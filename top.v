==> flow/design.v <==
module top(input CLOCK, input [2:0] KEYS, input [1:0] SWITCHES, 
	output [7:0] NS_SEG, output [7:0] EW_SEG);
	traffic_light_controller t1(.clk(CLOCK), 
		.reset(~KEYS[0]), 
		.ns_pedestrian(~KEYS[1]),
		.ew_pedestrian(~KEYS[2]),
		.error(SWITCHES[0]),
		.four_way_stop(SWITCHES[1]),
		.ns_light(NS_SEG), 
		.ew_light(EW_SEG));
endmodule
module traffic_light_controller (
    input clk,
    input reset,
    input ns_pedestrian,
    input ew_pedestrian,
    input error,
    input four_way_stop,
    output reg [7:0] ns_light,
    output reg [7:0] ew_light
);
parameter INIT = 3'b000;
parameter NS_GO = 3'b001;
parameter NS_YIELD = 3'b010;
parameter EW_GO = 3'b011;
parameter EW_YIELD = 3'b100;
parameter FOUR_WAY = 3'b101;
parameter ERROR = 3'b110;
parameter GREEN_TIME_MAX = 32'd750_000_000;  
parameter GREEN_TIME_MIN = 32'd250_000_000;  
parameter YELLOW_TIME = 32'd100_000_000;  
parameter FOUR_WAY_TIME = 32'd50_000_000;	 
parameter ERROR_TIME = 32'd25_000_000;		 
parameter RED_SEG = 8'b10001000;
parameter YELLOW_SEG = 8'b10011001;
parameter GREEN_SEG = 8'b10000010;
parameter ERROR_SEG = 8'b10000000;
parameter OFF_SEG = 8'b11111111;
reg [2:0] state;
reg [2:0] next_state;
reg [31:0] counter;
reg ns_ped_pressed = 1'b0;
reg ns_pedestrian_prev = 1'b0;
reg ew_ped_pressed = 1'b0;
reg ew_pedestrian_prev = 1'b0;
reg flash = 1'b0;
always @ (posedge clk or posedge reset) begin
	if (reset) begin
		state <= INIT;
		counter <= 0;
	end else begin
		if (!ns_pedestrian_prev && ns_pedestrian) begin
            if (state == EW_GO) ns_ped_pressed <= 1;
        end
        if (!ew_pedestrian_prev && ew_pedestrian) begin
            if (state == NS_GO) ew_ped_pressed <= 1;
        end
		if (error == 1) begin
			if (state != ERROR) begin
				state <= ERROR;
				flash <= 0;
				counter <= 0;
			end else if (counter >= ERROR_TIME) begin 
				counter <= 0;
				flash <= ~flash;
			end else counter <= counter + 1;
		end
		else if (four_way_stop == 1) begin
			if (state != FOUR_WAY) begin
				state <= FOUR_WAY;
				flash <= 0;
				counter <= 0;
			end else if (counter >= FOUR_WAY_TIME) begin 
				counter <= 0;
				flash <= ~flash;
			end else counter <= counter + 1;
		end else if (((state == ERROR) || (state == FOUR_WAY)) && ((error == 0) || (four_way_stop == 0))) begin
			state <= next_state;
			counter <= 0;
		end
		else if ((state == EW_GO) && (ns_ped_pressed) && (counter >= GREEN_TIME_MIN)) begin
			state <= next_state;
			counter <= 0;
			ns_ped_pressed <= 0;
		end
		else if ((state == NS_GO) && (ew_ped_pressed) && (counter >= GREEN_TIME_MIN)) begin
			state <= next_state;
			counter <= 0;
			ew_ped_pressed <= 0;
		end
		else if ((((state == NS_GO) || (state == EW_GO)) && (counter == GREEN_TIME_MAX))) begin
			state <= next_state;
			counter <= 0;
		end
		else if (((state == INIT) || (state == NS_YIELD) || (state == EW_YIELD)) && (counter == YELLOW_TIME)) begin
			state <= next_state;
			counter <= 0;
		end else counter <= counter + 1;
		ns_pedestrian_prev <= ns_pedestrian;
		ew_pedestrian_prev <= ew_pedestrian;
	end
end
always @ (*) begin
	case (state)
		INIT: next_state = NS_GO;
		NS_GO: next_state = NS_YIELD;
		NS_YIELD: next_state = EW_GO;
		EW_GO: next_state = EW_YIELD;
		EW_YIELD: next_state = NS_GO;
		ERROR: next_state = NS_GO;
		FOUR_WAY: next_state = NS_GO;
		default: next_state = INIT;
	endcase
end
always @ (*) begin
	case (state)
		INIT: begin
			ns_light = ERROR_SEG;
			ew_light = ERROR_SEG;
		end
		NS_GO: begin
			ns_light = GREEN_SEG;
			ew_light = RED_SEG;
		end
		NS_YIELD: begin
			ns_light = YELLOW_SEG;
			ew_light = RED_SEG;
		end
		EW_GO: begin
			ns_light = RED_SEG;
			ew_light = GREEN_SEG;
		end
		EW_YIELD: begin
			ns_light = RED_SEG;
			ew_light = YELLOW_SEG;
		end
		FOUR_WAY: begin
			ns_light = (flash == 1) ? OFF_SEG : RED_SEG;
			ew_light = (flash == 1) ? OFF_SEG : RED_SEG;
		end
		ERROR: begin
			ns_light = (flash == 1) ? OFF_SEG : ERROR_SEG;
			ew_light = (flash == 1) ? OFF_SEG : ERROR_SEG;
		end
		default: begin
			ns_light = 8'b11111111;
			ew_light = 8'b11111111;
		end
	endcase
end
endmodule
## Step by step through the tools: top

Tool output for the design above, in the order of the flow.
Line numbers count from 1 in the design file above.
Library cell names are shortened.
Not given: n/a

| inputs | value |
|---|---|
| top module | top |
| clock input | CLOCK |
| standard-cell library | sky130hd |
| corner | tt_025C_1v80 |

## Word-level counts

Source: Yosys, flattened and elaborated, memories not mapped. Widths are those after wreduce. Registers that Yosys merges into a memory's read port (data or address) are not register bits. Print and check cells do not count. Equal cells are merged and count once.

| storage and ports | value |
|---|---|
| flip-flop bits (word level) | 40 |
| output and inout bits | 16 |
| cells after elaboration | 98 |
| bits of input ports | 6 |

| operators by class | value |
|---|---|
| bitwise logic cells | 5 |
| reductions and logical operators | 25 |
| equality and inequality tests | 13 |
| mux-type cells | 44 |
| $add $sub $neg | 1 |
| magnitude comparators | 3 |

Operator list:

| operator | number |
|---|---|
| 32-bit 2-to-1 mux | 11 |
| 8-bit parallel mux with 6-bit select | 2 |
| 32-bit by 1-bit adder with 32-bit output (second input constant) | 1 |
| 32-bit by 25-bit greater-or-equal comparator with 1-bit output (second input constant) | 1 |
| 32-bit by 26-bit greater-or-equal comparator with 1-bit output (second input constant) | 1 |
| 32-bit by 27-bit equality test with 1-bit output (second input constant) | 1 |
| 32-bit by 28-bit greater-or-equal comparator with 1-bit output (second input constant) | 1 |
| 32-bit by 30-bit equality test with 1-bit output (second input constant) | 1 |
| 3-bit 2-to-1 mux | 9 |
| 1-bit 2-to-1 mux | 19 |
| 7-bit 2-to-1 mux | 2 |
| 3-bit parallel mux with 4-bit select | 1 |
| 1-bit logical AND | 9 |
| 3-bit equality test (second input constant) | 3 |
| 7-bit nonzero test | 1 |
| 3-bit by 2-bit equality test with 1-bit output (second input constant) | 2 |
| 3-bit != test (second input constant) | 2 |
| 1-bit logical OR | 5 |
| 1-bit inverter | 5 |
| 2-bit OR reduction | 2 |
| 4-bit AND reduction | 1 |
| 4-bit OR reduction | 1 |
| 3-bit by 1-bit equality test with 1-bit output (second input constant) | 1 |
| 3-bit by 1-bit != test with 1-bit output (second input constant) | 1 |
| 3-bit by 2-bit != test with 1-bit output (second input constant) | 1 |
| 3-bit zero test | 1 |
| 3-bit AND reduction | 1 |
| 3-bit nonzero test | 1 |

Not listed: further kinds 3, cells in them 4.

## Logic depth

Longest topological path by Yosys (ltp), each cell counted once; first at word level (registers and memories cut), then after technology mapping (sequential cells cut; the memories' decode and read muxes count).

| logic depth | value |
|---|---|
| depth after elaboration | 11 |
| ABC_AREA | 0 |
| gate-level depth with buffers | 8 |
| depth with buffers taken out | 7 |

## Mapped cells and area

Source: synth_stat.txt of the flow (Yosys; design flattened, memories mapped). It holds for the ABC_AREA given above (unset counts as 0); a run with the other value may have another netlist.

Cells by type:

| cell type | number | total area (sq um) |
|---|---|---|
| dfrtp_1 | 38 | 950.912 |
| a21oi_2 | 31 | 271.51 |
| edfxtp_1 | 5 | 150.144 |
| xor2_1 | 16 | 140.134 |
| xnor2_1 | 13 | 113.859 |
| nand2_1 | 25 | 93.84 |
| nand3_1 | 18 | 90.086 |
| nor3_1 | 17 | 85.082 |
| nand4_1 | 12 | 75.072 |
| nor2_1 | 20 | 75.072 |
| buf_4 | 8 | 60.058 |
| a21oi_1 | 11 | 55.053 |
| clkbuf_1 | 12 | 45.043 |
| nand2b_1 | 7 | 43.792 |
| inv_1 | 11 | 41.29 |
| and3_1 | 6 | 37.536 |
| buf_6 | 3 | 33.782 |
| nor4_1 | 5 | 31.28 |

Not listed: further types 37, cells in them 54.

| mapped netlist | value |
|---|---|
| synthesis area | 2849.0 sq um |
| standard cells after synthesis | 312 |
| flip-flop cells | 44 |
| buffers | 29 |
| sequential part of the area | 1127.3 sq um |

The figures by module come from a second, unflattened synthesis with its own total; it is not the netlist above.

| second synthesis, totals | value |
|---|---|
| cell total of the unflattened synthesis | 298 |
| area (unflattened synthesis) | 2872.8 sq um |

Each row is one instance without its submodules.

By module:

| module | sequential area (sq um) | cells | area (sq um) | times used |
|---|---|---|---|---|
| traffic_light_controller | 1127.3 | 295 | 2861.5 | 1 |
| top | 0.0 | 3 | 11.3 | 1 |

## Path before layout

Path of least setup slack by OpenSTA after synthesis, without wires, with an ideal clock, recovery checks aside; 20% of the period is set as input and as output delay. Where synthesis merged equal registers, the netlist keeps one of their names.

| path post-synthesis | value |
|---|---|
| kind | reg2reg |
| start point | reg t1.counter[28] |
| end point | reg t1.counter[0] |
| time at the first pin | 0.000 ns |
| delay of the path | 2.168 ns |
| library setup time | 0.073 ns |
| clock period | 2.33 ns |
| driving pins on the path | 7 |
| arrival time | 2.095 ns |
| data required time | 2.257 ns |
| setup slack | 0.162 ns |
| path buffers | 1 |
| synthesis period reached | 2.168 ns |

"delay of the path" is the arrival time less input delay plus setup time.
"driving pins on the path" counts driving pins, that of a launching flip-flop among them; a cell with two outputs on the path counts twice.
"synthesis period reached" = period - worst setup slack (recovery checks aside). The figure is calculated, with input and output delays left at 20% of the set period.
The rows between start and end are the longest chain of elaborated cells between them; the timing report does not say that the signal goes this way. Where chains are equally long, one stands for them.
A line is the first line of the expression or statement that the cell stems from. Yosys adds cells for indexed reads and writes and turns some case tables into memories.
A register here has more assigning lines than the two given.

| on the way, post-synthesis | value |
|---|---|
| path through | dfrtp_1 > or4_4 > or4_4 > a2111oi_4 > a21oi_2 > buf_6 > a21oi_2 |
| length of the longest elaborated chain | 9 |
| elaborated cells between the ends (all ways) | 20 |
| classes of those cells | 3 x compare; 2 x eq/ne; 11 x mux; 4 x reduce/logical |

RTL lines, path post-synthesis:

| what | line | text |
|---|---|---|
| start: declaration | 41 | `reg [31:0] counter;` |
| start: assignment | 66 | `end else counter <= counter + 1;` |
| start: assignment | 76 | `end else counter <= counter + 1;` |
| 32-bit by 27-bit equality test with 1-bit output | 95 | `else if (((state == INIT) \|\| (state == NS_YIELD) \|\| (state == EW_YIELD)) && (counter == YELLOW_TIME)) begin` |
| 1-bit logical AND | 95 |  |
| 32-bit 2-to-1 mux | 95 |  |
| 32-bit 2-to-1 mux | 91 | `else if ((((state == NS_GO) \|\| (state == EW_GO)) && (counter == GREEN_TIME_MAX))) begin` |
| 32-bit 2-to-1 mux | 86 | `else if ((state == NS_GO) && (ew_ped_pressed) && (counter >= GREEN_TIME_MIN)) begin` |
| 32-bit 2-to-1 mux | 81 | `else if ((state == EW_GO) && (ns_ped_pressed) && (counter >= GREEN_TIME_MIN)) begin` |
| 32-bit 2-to-1 mux | 77 | `end else if (((state == ERROR) \|\| (state == FOUR_WAY)) && ((error == 0) \|\| (four_way_stop == 0))) begin` |
| 32-bit 2-to-1 mux | 68 | `else if (four_way_stop == 1) begin` |
| 32-bit 2-to-1 mux | 58 | `if (error == 1) begin` |
| end: assignment | 66 |  |
| end: assignment | 76 |  |
| end: declaration | 41 |  |

## Worst path after layout

Path of least setup slack in the final report of flow run A (OpenROAD, finished layout, wires in). Where an end is a register, its clock arrival counts in the times.

| path after layout | value |
|---|---|
| kind | reg2out |
| start point | reg t1.state |
| end point | out EW_SEG[3] |
| time at the first pin | 0.30 ns |
| path buffers | 1 |
| arrival time | 1.85 ns |
| external output delay | 0.49 ns |
| driving pins on the path | 7 |
| setup slack | 0.11 ns |
| data required time | 1.96 ns |
| clock period | 2.45 ns |

Where an end lacks its bit number, it is one bit of the signal, or one of the new flip-flops if synthesis recoded a state register.
A register here has more assigning lines than the two given.

| on the way, after layout | value |
|---|---|
| path through | dfrtp_1 > nor3_4 > nand2_4 > o21ai_1 > nor4_2 > nand2b_1 > clkdlybuf4s50_1 |

RTL lines, path after layout:

| what | line | text |
|---|---|---|
| start: declaration | 39 | `reg [2:0] state;` |
| start: assignment | 78 | `state <= next_state;` |
| start: assignment | 82 | `state <= next_state;` |
| end: declaration | 2 | `output [7:0] NS_SEG, output [7:0] EW_SEG);` |

Chain of elaborated cells between the ends: none given.

Settings and measured results of 2 stored flow runs for module top (sky130hd), not sorted in any way. The constraints put input and output delay at 20% of the set period each and load the outputs with 0.01 pF.
"reached clock period" = clock period - worst setup slack. The figure is calculated, with input and output delays left at 20% of the set period.
"critical path time": the worst setup path's part of the clock period (all of it between registers, 20% less for each end at a port) less its slack. A launch clock that arrives late makes it longer, a capture clock that arrives late makes it shorter.
"total design power" rests on the timing tool's default activity at the inputs, not on a simulated workload.

## Flow run A

==> flow/run.sh <==
#!/bin/bash
# the make line also repeats the synthesis and layout settings of config.mk as NAME=value (left out here)
make -C /OpenROAD-flow-scripts/flow DESIGN_CONFIG=/design/flow/config.mk WORK_HOME=/design/flow/orfs CLKGATE_MAP_FILE= finish
==> flow/config.mk <==
export PLATFORM = sky130hd
export DESIGN_NAME = top
export DESIGN_NICKNAME = top
export VERILOG_FILES = /design/flow/design.v
export SDC_FILE = /design/flow/constraint.sdc
export NUM_CORES = 4
export LEC_CHECK = 0
export CAP_MARGIN = 20
export CORE_MARGIN = 2
export CORE_UTILIZATION = 40
export SLEW_MARGIN = 20
==> flow/constraint.sdc <==
create_clock -name core_clock -period 2.45 [get_ports {CLOCK}]
set_input_delay 0.4900 -clock core_clock [delete_from_list [all_inputs] [get_ports {CLOCK}]]
set_output_delay 0.4900 -clock core_clock [all_outputs]
set_load 0.01 [all_outputs]

| result of flow run A | value |
|---|---|
| smallest setup slack | 0.111 ns |
| total die area | 7813.7 sq um |
| critical path time | 1.85 ns |
| worst setup path type | reg2out |
| total design power | 0.001401 W |
| utilization | 48.0% |
| standard-cell area after routing | 3278.1 sq um |
| area of the synthesized netlist | 2849.0 sq um |
| reached clock period | 2.339 ns |
| final setup TNS | 0.000 ns |

## Flow run B

==> flow/run.sh <==
#!/bin/bash
# the make line also repeats the synthesis and layout settings of config.mk as NAME=value (left out here)
make -C /OpenROAD-flow-scripts/flow DESIGN_CONFIG=/design/flow/config.mk WORK_HOME=/design/flow/orfs CLKGATE_MAP_FILE= finish
==> flow/config.mk <==
export PLATFORM = sky130hd
export DESIGN_NAME = top
export DESIGN_NICKNAME = top
export VERILOG_FILES = /design/flow/design.v
export SDC_FILE = /design/flow/constraint.sdc
export NUM_CORES = 4
export LEC_CHECK = 0
export ABC_AREA = 0
export CAP_MARGIN = 20
export CELL_PAD_IN_SITES_DETAIL_PLACEMENT = 0
export CORE_ASPECT_RATIO = 1.48
export CORE_MARGIN = 2
export CORE_UTILIZATION = 65
export CTS_CLUSTER_DIAMETER = 367
export GPL_ROUTABILITY_DRIVEN = 0
export GPL_TIMING_DRIVEN = 0
export MAX_ROUTING_LAYER = met5
export MIN_ROUTING_LAYER = met1
export PLACE_DENSITY_LB_ADDON = 0.26
export SETUP_SLACK_MARGIN = 0.42
export SLEW_MARGIN = 5
==> flow/constraint.sdc <==
create_clock -name core_clock -period 3.69 [get_ports {CLOCK}]
set_input_delay 0.7380 -clock core_clock [delete_from_list [all_inputs] [get_ports {CLOCK}]]
set_output_delay 0.7380 -clock core_clock [all_outputs]
set_load 0.01 [all_outputs]

| result of flow run B | value |
|---|---|
| smallest setup slack | 0.660 ns |
| total die area | 4938.8 sq um |
| critical path time | 2.29 ns |
| worst setup path type | reg2out |
| total design power | 0.0009516 W |
| utilization | 75.3% |
| standard-cell area after routing | 3196.8 sq um |
| area of the synthesized netlist | 2849.0 sq um |
| reached clock period | 3.030 ns |
| final setup TNS | 0.000 ns |
